==> flow/design.v <==
module mux2Data(
	input select,
	input [31:0] a,b,
	output [31:0] y);
	wire [31:0] a_internal, b_internal;
	assign y = (select) ? b : a;
endmodule
module mux2RegD(
	input select,
	input[4:0] a,b,
	output [4:0] y);
	assign y = (select) ? b : a;
endmodule
module mux2Logic(
	input select,
	input[3:0] a,b,
	output [3:0] y);
	assign y = (select) ? b : a;
endmodule
module mux4Logic(
	input [1:0] select,
	input [3:0] a,b,c,d,
	output [3:0] y);
	assign y = select[1] ? (select[0] ? d : c) : (select[0] ? b : a);
endmodule
module mux4Data(
	input [1:0] select,
	input [31:0] a,b,c,d,
	output [31:0] y);
	assign y = select[1] ? (select[0] ? d : c) : (select[0] ? b : a);
endmodule
module fetch_stage(
    input [31:0] PCbranch,
    input clk,reset,writePCEn,flush,
    input BRANCH, 
    input EN_REG,
    input [127:0] instr_from_mem,
    input read_ready_from_mem,
    input written_data_ack_from_mem,
    output reg [31:0] PCnext,
    output reg [31:0] instruction,
    output reg reqI_mem,
    output reg [25:0] reqAddrI_mem);
    wire [31:0] PC_internal_plus_4, PC_internal_plus_4_int,PC_address_to_PC,instruction_internal;
    wire [31:0] PC_INTERNAL;
    reg cache_hit;
    int count_ready_next_inst;
    mux2Data muxSelectPC(
        .select(BRANCH),
        .a(PC_internal_plus_4),
        .b(PCbranch),
        .y(PC_address_to_PC)
    );
    assign PC_internal_plus_4 = PC_INTERNAL +4;
    instr_cache instr_cache(
        .clk(clk),
        .reset(reset),
        .flush(flush), 
        .mem_read(EN_REG),
        .address(PC_INTERNAL), 
        .readdata(instruction_internal),
        .data_from_mem(instr_from_mem),
        .read_ready_from_mem(read_ready_from_mem),
        .written_data_ack(written_data_ack_from_mem),
        .reqI_mem(reqI_mem),
        .reqAddrI_mem(reqAddrI_mem),
        .cache_hit(cache_hit)
    );
    flipflop PC(
        .clk(clk),
        .reset(reset),
        .writeEn(EN_REG & !read_ready_from_mem & cache_hit ),
        .regIn(PC_address_to_PC),
        .regOut(PC_INTERNAL)
    );
    assign instruction = instruction_internal;
    always @ (posedge clk) begin
        if (flush || reset) begin
            PCnext <= 0;
        end
        else if (EN_REG && !read_ready_from_mem) begin
            PCnext <= PC_address_to_PC;
        end
    end
endmodule
module flipflop (
    input clk, reset, writeEn,
    input [31:0] regIn,
    output reg [31:0] regOut);
    always @ (posedge clk) begin
        if (reset == 1) regOut <= 0;
        else if (writeEn) regOut <= regIn;
    end
endmodule  
module instr_cache (    
    input clk, reset,flush, 
    input mem_read,
    input [31:0] address, 
    output reg [31:0] readdata,
    input [127:0] data_from_mem,
    input read_ready_from_mem,
    input written_data_ack,
    output reg reqI_mem,
    output reg [25:0] reqAddrI_mem,
    output reg cache_hit);
    reg [127:0] dataCache [0:3];
    reg [25:0] dataTag [0:3];
    reg dataValid [0:3];
    wire [3:0] addr_byte;
    wire [1:0] addr_index;
    wire [25:0] addr_tag;
    reg req_valid;
    reg pending_req;
    reg ready_next;
    wire [31:0] next_instruction;
    assign addr_byte = address[3:0];
    assign    addr_index = address[5:4];
    assign    addr_tag = address[31:6];
    integer row;
    always @ (negedge clk) begin
        if (reset == 1'b1 || flush == 1'b1) begin
            for (int k = 0; k < 4; k++) begin         
                cache_hit = 1'b0;
                req_valid = 1'b1;
                pending_req = 1'b0;
                dataValid[k] = 0;
                reqI_mem = 1'b0;
                readdata = 32'b0;
            end
        end
        row = addr_index;
        cache_hit=1'b0;
        if (pending_req && read_ready_from_mem == 1'b1) begin
            dataCache [row] = data_from_mem;
            dataTag [row] = addr_tag;
            pending_req = 1'b0;
            dataValid [row] = 1'b1;
            ready_next = 1'b1;
            reqI_mem = 1'b0;
        end
        if (pending_req == 1'b1 && written_data_ack == 1'b1) begin
            pending_req = 1'b0;
        end
        if (!pending_req && req_valid && mem_read) begin
            if (dataTag [row] == addr_tag) begin
                if (dataValid [row] == 1'b1) begin
                    readdata = {dataCache [row][addr_byte*8 +: 31]};
                    cache_hit=1'b1;
                end
            end
            else begin
                cache_hit = 1'b0;
            end
            if (cache_hit == 1'b0) begin
                pending_req = 1'b1;
                reqAddrI_mem = address[31:4];
                reqI_mem = 1'b1;
                ready_next = 1'b0;
            end
        end
    end
endmodule  
* Tool chain data of fetch_stage
The steps from the RTL of fetch_stage to its reports follow in flow order. Line numbers count from 1 in the design file above. Cell names lack the library's common part. The mark -- stands for no value.
Design: design top fetch_stage, clock input clk, cell library sky130hd, library corner tt_025C_1v80

* Word level
Source: Yosys, flattened and elaborated. Widths are those after wreduce. Registers that Yosys merges into a memory's read port (data or address) are not register bits. Print and check cells do not count. Equal cells are merged and count once.
Bit counts: flip-flop bits (word level) 746, output and inout port bits 91
Cells by class: reduce/logical cells 14, add/sub/neg operators 1, mux-type cells 55, bitwise operators 3, shifts and indexed selects 1, equality and inequality tests 4
Operators with widths (number):
- 128-bit case mux with 2-bit select | 4
- 128-bit 2-to-1 mux | 7
- 128-bit case mux with 4-bit select | 1
- 26-bit case mux with 2-bit select | 4
- 32-bit 2-to-1 mux | 5
- 26-bit 2-to-1 mux | 5
- 128-bit by 8-bit variable part select with 31-bit output | 1
- 26-bit case mux with 4-bit select | 1
- 32-bit by 3-bit adder with 32-bit output (second input constant) | 1
- 26-bit == test | 1
- 1-bit 2-to-1 mux | 23
- 3-bit OR reduction | 4
- 1-bit case mux with 2-bit select | 4
- 1-bit logical AND | 5
- 2-bit == test (second input constant) | 2
- 1-bit case mux with 4-bit select | 1
- 1-bit bitwise AND | 2
- 1-bit zero test | 2
- 2-bit by 1-bit == test with 1-bit output (second input constant) | 1
- 2-bit zero test | 1
- 2-bit AND reduction | 1
- 1-bit logical OR | 1
- 1-bit NOT | 1

* Depth
Depth = most cells in a row (Yosys ltp): at word level without a register or memory, in the mapped netlist without a sequential cell, where the memories' decode and read muxes count.
Logic depth: word-level depth 20, ABC_AREA 0, depth in mapped cells 13, mapped depth without buffers 8

* Synthesis result
Source: synth_stat.txt of the flow (Yosys; design flattened, memories mapped). It holds for the ABC_AREA given above (unset counts as 0); a run with the other value may have another netlist. Totals and module areas in this step are rounded.
Cells by type (number):
- dfxtp_1 | 720
- mux2_2 | 693
- mux4_2 | 154
- mux2i_1 | 162
- nand2_1 | 310
- edfxtp_1 | 26
- a21oi_1 | 104
- clkbuf_1 | 130
- o21ai_0 | 91
- nor2_1 | 116
- buf_2 | 70
- xnor2_1 | 25
- nand3_1 | 36
- o22ai_1 | 28
- a211oi_1 | 23
- o211ai_1 | 23
- xor2_1 | 19
- buf_1 | 36
Not listed: further types 61, cells in them 322.
Synthesis totals: cell count 3088, buffer cells 260, cell area after synthesis 35300 sq um, flip-flops 746
The figures by module come from a second, unflattened synthesis with its own total; it is not the netlist above.
Unflattened totals: cells (unflattened synthesis) 3091, area total of the unflattened synthesis 34700 sq um
Each row is one instance without its submodules.
Modules:
- instr_cache | seq. area 13900 sq um, cells 2727, area 31300 sq um, times used 1
- fetch_stage | seq. area 641 sq um, cells 225, area 1710 sq um, times used 1
- flipflop | seq. area 641 sq um, cells 103, area 1160 sq um, times used 1
- mux2Data | seq. area 0.0 sq um, cells 36, area 544 sq um, times used 1

Add stored flow runs of fetch_stage

Stored flow runs of fetch_stage (2 of them; Yosys, OpenROAD, sky130hd). They differ in their settings and are not a sequence. Constraints: input delay and output delay 20% of the set period each, output load 0.01 pF.
"power consumption" is the tool's figure for a default switching activity; nothing was simulated.
Values from the reports are rounded here.

[flow run A] flow files
==> flow/run.sh <==
#!/bin/bash
# the make line also repeats the synthesis and layout settings of config.mk as NAME=value (left out here)
make -C /OpenROAD-flow-scripts/flow DESIGN_CONFIG=/design/flow/config.mk WORK_HOME=/design/flow/orfs CLKGATE_MAP_FILE= finish
==> flow/config.mk <==
export PLATFORM = sky130hd
export DESIGN_NAME = fetch_stage
export DESIGN_NICKNAME = fetch_stage
export VERILOG_FILES = /design/flow/design.v
export SDC_FILE = /design/flow/constraint.sdc
export NUM_CORES = 4
export LEC_CHECK = 0
export ABC_AREA = 0
export CAP_MARGIN = 10
export CELL_PAD_IN_SITES_DETAIL_PLACEMENT = 1
export CELL_PAD_IN_SITES_GLOBAL_PLACEMENT = 3
export CORE_MARGIN = 2
export CORE_UTILIZATION = 31
export GPL_ROUTABILITY_DRIVEN = 1
export HOLD_SLACK_MARGIN = -0.1
export SETUP_SLACK_MARGIN = 2.39
export SLEW_MARGIN = 20
export TNS_END_PERCENT = 75
==> flow/constraint.sdc <==
create_clock -name core_clock -period 8.3 [get_ports {clk}]
set_input_delay 1.6600 -clock core_clock [delete_from_list [all_inputs] [get_ports {clk}]]
set_output_delay 1.6600 -clock core_clock [all_outputs]
set_load 0.01 [all_outputs]

[flow run A] result: die area 117000 sq um; post-synthesis cell area 35300 sq um; worst hold slack in the final report 0.440 ns; utilization in the final report 46.7 %; smallest setup slack 0.533 ns; power consumption 11.5 mW

[flow run B] flow files
==> flow/run.sh <==
#!/bin/bash
# the make line also repeats the synthesis and layout settings of config.mk as NAME=value (left out here)
make -C /OpenROAD-flow-scripts/flow DESIGN_CONFIG=/design/flow/config.mk WORK_HOME=/design/flow/orfs CLKGATE_MAP_FILE= finish
==> flow/config.mk <==
export PLATFORM = sky130hd
export DESIGN_NAME = fetch_stage
export DESIGN_NICKNAME = fetch_stage
export VERILOG_FILES = /design/flow/design.v
export SDC_FILE = /design/flow/constraint.sdc
export NUM_CORES = 4
export LEC_CHECK = 0
export CAP_MARGIN = 20
export CORE_MARGIN = 2
export CORE_UTILIZATION = 40
export SETUP_SLACK_MARGIN = 1.07
export SLEW_MARGIN = 20
==> flow/constraint.sdc <==
create_clock -name core_clock -period 10.4 [get_ports {clk}]
set_input_delay 2.0800 -clock core_clock [delete_from_list [all_inputs] [get_ports {clk}]]
set_output_delay 2.0800 -clock core_clock [all_outputs]
set_load 0.01 [all_outputs]

[flow run B] result: die area 90700 sq um; post-synthesis cell area 35300 sq um; worst hold slack in the final report 0.437 ns; utilization in the final report 52.1 %; smallest setup slack 1.02 ns; power consumption 8.43 mW
